==> flow/design.v <==
module if_stage  (input logic 	      clk,              
				  input logic 	      rst,              
				  input logic 	      mem_wb_valid_inst, 
			      input logic   	  ex_take_branch_out, 
				  input logic [31:0]  ex_target_PC_out,   
				  input logic [31:0]  Imem2proc_data,     
				  input logic 		  d_hazard_detected,  
				  input logic 		  ex_branch_take,  
				  input logic [31:0]  ex_current_target_PC_out, 
				  output logic [31:0] proc2Imem_addr,     
				  output logic [31:0] if_PC_out,          
				  output logic [31:0] if_NPC_out,         
			      output logic [31:0] if_IR_out,          
				  output logic        if_valid_inst_out   
				  );
logic [31:0] PC_reg; 				    
logic [31:0] PC_plus_4;
logic [31:0] next_PC;
logic 	PC_enable;
assign proc2Imem_addr ={PC_reg[31:2], 2'b0};
assign if_IR_out = Imem2proc_data;
assign PC_plus_4 = PC_reg + 4;
assign next_PC = (ex_branch_take) ? ex_current_target_PC_out : PC_plus_4; 
assign PC_enable = ex_branch_take | (~d_hazard_detected) ; 
assign if_PC_out = PC_reg;
assign if_NPC_out = PC_plus_4;
always_ff @(posedge clk) begin
	if(rst)
		PC_reg <= 0;        
	else if(PC_enable)
		PC_reg <= next_PC;  
end 
always_ff @(posedge clk) begin
	if (rst)
		if_valid_inst_out <= 1; 
	else
		if_valid_inst_out <= 1;
end
endmodule   
Step by step through the tools: if_stage
What the tools print for if_stage, step after step.
Line numbers count from 1 in the design file above.
Operators: Yosys type, input widths -> output width; for muxes data width and select width s.
Cell names lack the library's common part.
A cell with n/a has no value.
Set-up
  design top: if_stage
  clock input: clk
  standard-cell library: sky130hd
  library corner: tt_025C_1v80

After elaboration
Source: Yosys, flattened and elaborated, memories not mapped. Widths are those after wreduce; folded enables and synchronous resets count as part of the registers. Registers that Yosys merges into a memory's read port (data or address) are not register bits. Print and check cells do not count. Equal cells are merged and count once.
Operators by class
  bitwise gates (word level): 2
  add/subtract/negate cells: 1
  multiplexer cells: 1
  $lt $le $gt $ge: 0
  eq/ne operators: 0
  shifts and indexed selects: 0
  reduce/logical cells: 0
  divide/modulo/power cells: 0
  $mul: 0
Operators by type and width (count)
  $add 32x3->32 const B: 1
  $mux 32: 1
  $or 1x1->1: 1
  $not 1->1: 1
Word-level totals
  memory bits (read-only): 0
  memories: 0
  clocked read ports x word width: 0
  memory bits (writable): 0
  bits of input ports: 102
  register bits: 32
  bits in latches: 0
  output and inout bits: 129

Depth
Yosys ltp: most cells in a row. Word level: on the elaborated netlist, between registers, memories and ports. Mapped: between sequential cells and ports; inverters and the memories' decode and read muxes count.
Logic depth
  word-level depth: 2
  ABC_AREA: 0
  gate-level depth with buffers: 7
  depth with buffers taken out: 5

Netlist
Yosys stat after the flow's synthesis: flattened, memories mapped to cells. It holds for the ABC_AREA given above (unset counts as 0); a run with the other value may have another netlist.
Cells by type
  dfxtp_1: count 32, area in all 640.614 um^2
  buf_4: count 70, area in all 525.504 um^2
  xor2_1: count 22, area in all 192.685 um^2
  xnor2_1: count 20, area in all 175.168 um^2
  nor2_1: count 37, area in all 138.883 um^2
  a211oi_1: count 16, area in all 120.115 um^2
  and4_1: count 9, area in all 78.826 um^2
  nand2_1: count 21, area in all 78.826 um^2
  nor4_1: count 12, area in all 75.072 um^2
  a311oi_1: count 8, area in all 70.067 um^2
  nand4_1: count 11, area in all 68.816 um^2
  clkbuf_1: count 16, area in all 60.058 um^2
  nand4_2: count 4, area in all 50.048 um^2
  nor3_1: count 10, area in all 50.048 um^2
  a2111oi_0: count 5, area in all 43.792 um^2
  inv_1: count 10, area in all 37.536 um^2
  or3_1: count 6, area in all 37.536 um^2
  or4_1: count 5, area in all 37.536 um^2
Not listed: further types 27, cells in them 61.
Synthesis totals
  mapped flip-flops: 32
  sequential part of the area: 640.6 um^2
  buffers: 97
  chip area (Yosys): 2889.0 um^2
  standard cells after synthesis: 375

Worst setup path after synthesis
Path of least setup slack by OpenSTA after synthesis, without wires, with an ideal clock, recovery checks aside; 20% of the period is set as input and as output delay. Where synthesis merged equal registers, the netlist keeps one of their names.
Timing path after synthesis
  path type: flip-flop to output port
  start: register PC_reg[2]
  end: output port if_NPC_out[28]
  required time: 2.160 ns
  arrival: 2.030 ns
  driving pins on the path: 7
  period: 2.7 ns
  output delay: 0.540 ns
  path delay: 2.030 ns
  setup slack: 0.130 ns
  synthesis period reached: 2.57 ns
"path delay" = arrival - input delay + setup time.
A path that ends at an output port has no setup time.
"driving pins on the path": output pins that drive a net of the path, with the launching flip-flop's if there is one; two outputs of one cell count as two.
"synthesis period reached" = period - worst setup slack (recovery checks aside). The figure is calculated, with input and output delays left at 20% of the set period.
The rows between start and end are the longest chain of elaborated cells between them; the timing report does not say that the signal goes this way. Where chains are equally long, one stands for them.
A line is the first line of the expression or statement that the cell stems from. Yosys adds cells for indexed reads and writes and turns some case tables into memories.
On the way, after synthesis
  cells stage by stage: dfxtp_1 > ha_1 > nand3_1 > or3_1 > clkbuf_1 > nor3_1 > xor2_1
  cells in the longest elaborated chain: 1
  elaborated cells on any way between the ends: 1
  RTL lines with such cells: 1
RTL lines, path after synthesis
  start, declared: line 16  | logic [31:0] PC_reg;
  start, assigned: line 29  | PC_reg <= 0;
  start, assigned: line 31  | PC_reg <= next_PC;
  $add 32x3->32: line 22  | assign PC_plus_4 = PC_reg + 4;
  end, declared: line 12  | output logic [31:0] if_NPC_out,

Timing after layout
Path of least setup slack in the final report of run A (OpenROAD, finished layout, wires in). Where an end is a register, its clock arrival counts in the times.
Timing path after layout
  path type: flip-flop to output port
  start: register PC_reg[2]
  end: output port if_NPC_out[22]
  arrival: 3.04 ns
  period: 4.92 ns
  required time: 3.94 ns
  setup slack: 0.89 ns
  driving pins on the path: 8
  output delay: 0.98 ns
The rows between start and end are the longest chain of elaborated cells between them; the timing report does not say that the signal goes this way. Where chains are equally long, one stands for them.
On the way, after layout
  cells stage by stage: dfxtp_1 > ha_1 > nand3_1 > buf_4 > or3_1 > nor3_1 > xor2_1 > clkdlybuf4s50_1
  cells in the longest elaborated chain: 1
  elaborated cells on any way between the ends: 1
  RTL lines with such cells: 1
RTL lines, path after layout
  start, declared: line 16  | logic [31:0] PC_reg;
  start, assigned: line 29  | PC_reg <= 0;
  start, assigned: line 31  | PC_reg <= next_PC;
  $add 32x3->32: line 22  | assign PC_plus_4 = PC_reg + 4;
  end, declared: line 12  | output logic [31:0] if_NPC_out,

==> results <==
Flow measurements of if_stage on sky130hd: 2 stored runs with different settings, listed in no order. Input and output delays are each 20% of the period that was set; the output load is 0.01 pF.
"achieved clock period (ns)" is the run's clock period less its worst setup slack. It is reckoned from that one timing run; input and output delays stay at 20% of the period that was set.
"worst setup path time (ns)" means the part of the period allowed to the worst setup path (the constraints hold back 20% at inputs and 20% at outputs) less its slack; where the path has registers, the arrival times of their clocks count too.
"finish__power__total" is the tool's figure for a default switching activity; nothing was simulated.

Flow files of run A
==> flow/run.sh <==
#!/bin/bash
# the make line also repeats the synthesis and layout settings of config.mk as NAME=value (left out here)
make -C /OpenROAD-flow-scripts/flow DESIGN_CONFIG=/design/flow/config.mk WORK_HOME=/design/flow/orfs CLKGATE_MAP_FILE= finish
==> flow/config.mk <==
export PLATFORM = sky130hd
export DESIGN_NAME = if_stage
export DESIGN_NICKNAME = if_stage
export VERILOG_FILES = /design/flow/design.v
export SDC_FILE = /design/flow/constraint.sdc
export NUM_CORES = 4
export LEC_CHECK = 0
export CAP_MARGIN = 20
export CELL_PAD_IN_SITES_DETAIL_PLACEMENT = 2
export CORE_ASPECT_RATIO = 1.84
export CORE_MARGIN = 2
export CORE_UTILIZATION = 26
export MAX_ROUTING_LAYER = met5
export MIN_ROUTING_LAYER = met2
export PLACE_DENSITY_LB_ADDON = 0.22
export SLEW_MARGIN = 20
export TNS_END_PERCENT = 5
==> flow/constraint.sdc <==
create_clock -name core_clock -period 4.92 [get_ports {clk}]
set_input_delay 0.9840 -clock core_clock [delete_from_list [all_inputs] [get_ports {clk}]]
set_output_delay 0.9840 -clock core_clock [all_outputs]
set_load 0.01 [all_outputs]

report of run A
yosys chip area after synthesis (um^2): 2889.0
finish__design__die__area: 12010.1
finish__design__instance__area__stdcell: 3902.5
finish__design__instance__utilization: 0.3570
finish__timing__setup__ws: 0.893
finish__timing__setup__tns: 0.000
finish__timing__hold__ws: 0.536
finish__power__total: 8.871e-04
achieved clock period (ns): 4.027
worst setup path time (ns): 3.04
worst setup path kind: flip-flop to output port

Flow files of run B
==> flow/run.sh <==
#!/bin/bash
# the make line also repeats the synthesis and layout settings of config.mk as NAME=value (left out here)
make -C /OpenROAD-flow-scripts/flow DESIGN_CONFIG=/design/flow/config.mk WORK_HOME=/design/flow/orfs CLKGATE_MAP_FILE= finish
==> flow/config.mk <==
export PLATFORM = sky130hd
export DESIGN_NAME = if_stage
export DESIGN_NICKNAME = if_stage
export VERILOG_FILES = /design/flow/design.v
export SDC_FILE = /design/flow/constraint.sdc
export NUM_CORES = 4
export LEC_CHECK = 0
export ABC_AREA = 0
export CAP_MARGIN = 20
export CELL_PAD_IN_SITES_GLOBAL_PLACEMENT = 2
export CORE_ASPECT_RATIO = 1.03
export CORE_MARGIN = 2
export CORE_UTILIZATION = 71
export CTS_CLUSTER_SIZE = 77
export GPL_ROUTABILITY_DRIVEN = 1
export GPL_TIMING_DRIVEN = 1
export MAX_ROUTING_LAYER = met5
export MIN_ROUTING_LAYER = met1
export PLACE_DENSITY = 0.43
export SETUP_SLACK_MARGIN = 0.96
export SLEW_MARGIN = 20
export TNS_END_PERCENT = 5
==> flow/constraint.sdc <==
create_clock -name core_clock -period 3.97 [get_ports {clk}]
set_input_delay 0.7940 -clock core_clock [delete_from_list [all_inputs] [get_ports {clk}]]
set_output_delay 0.7940 -clock core_clock [all_outputs]
set_load 0.01 [all_outputs]

report of run B: did not finish, place, GPL-0301
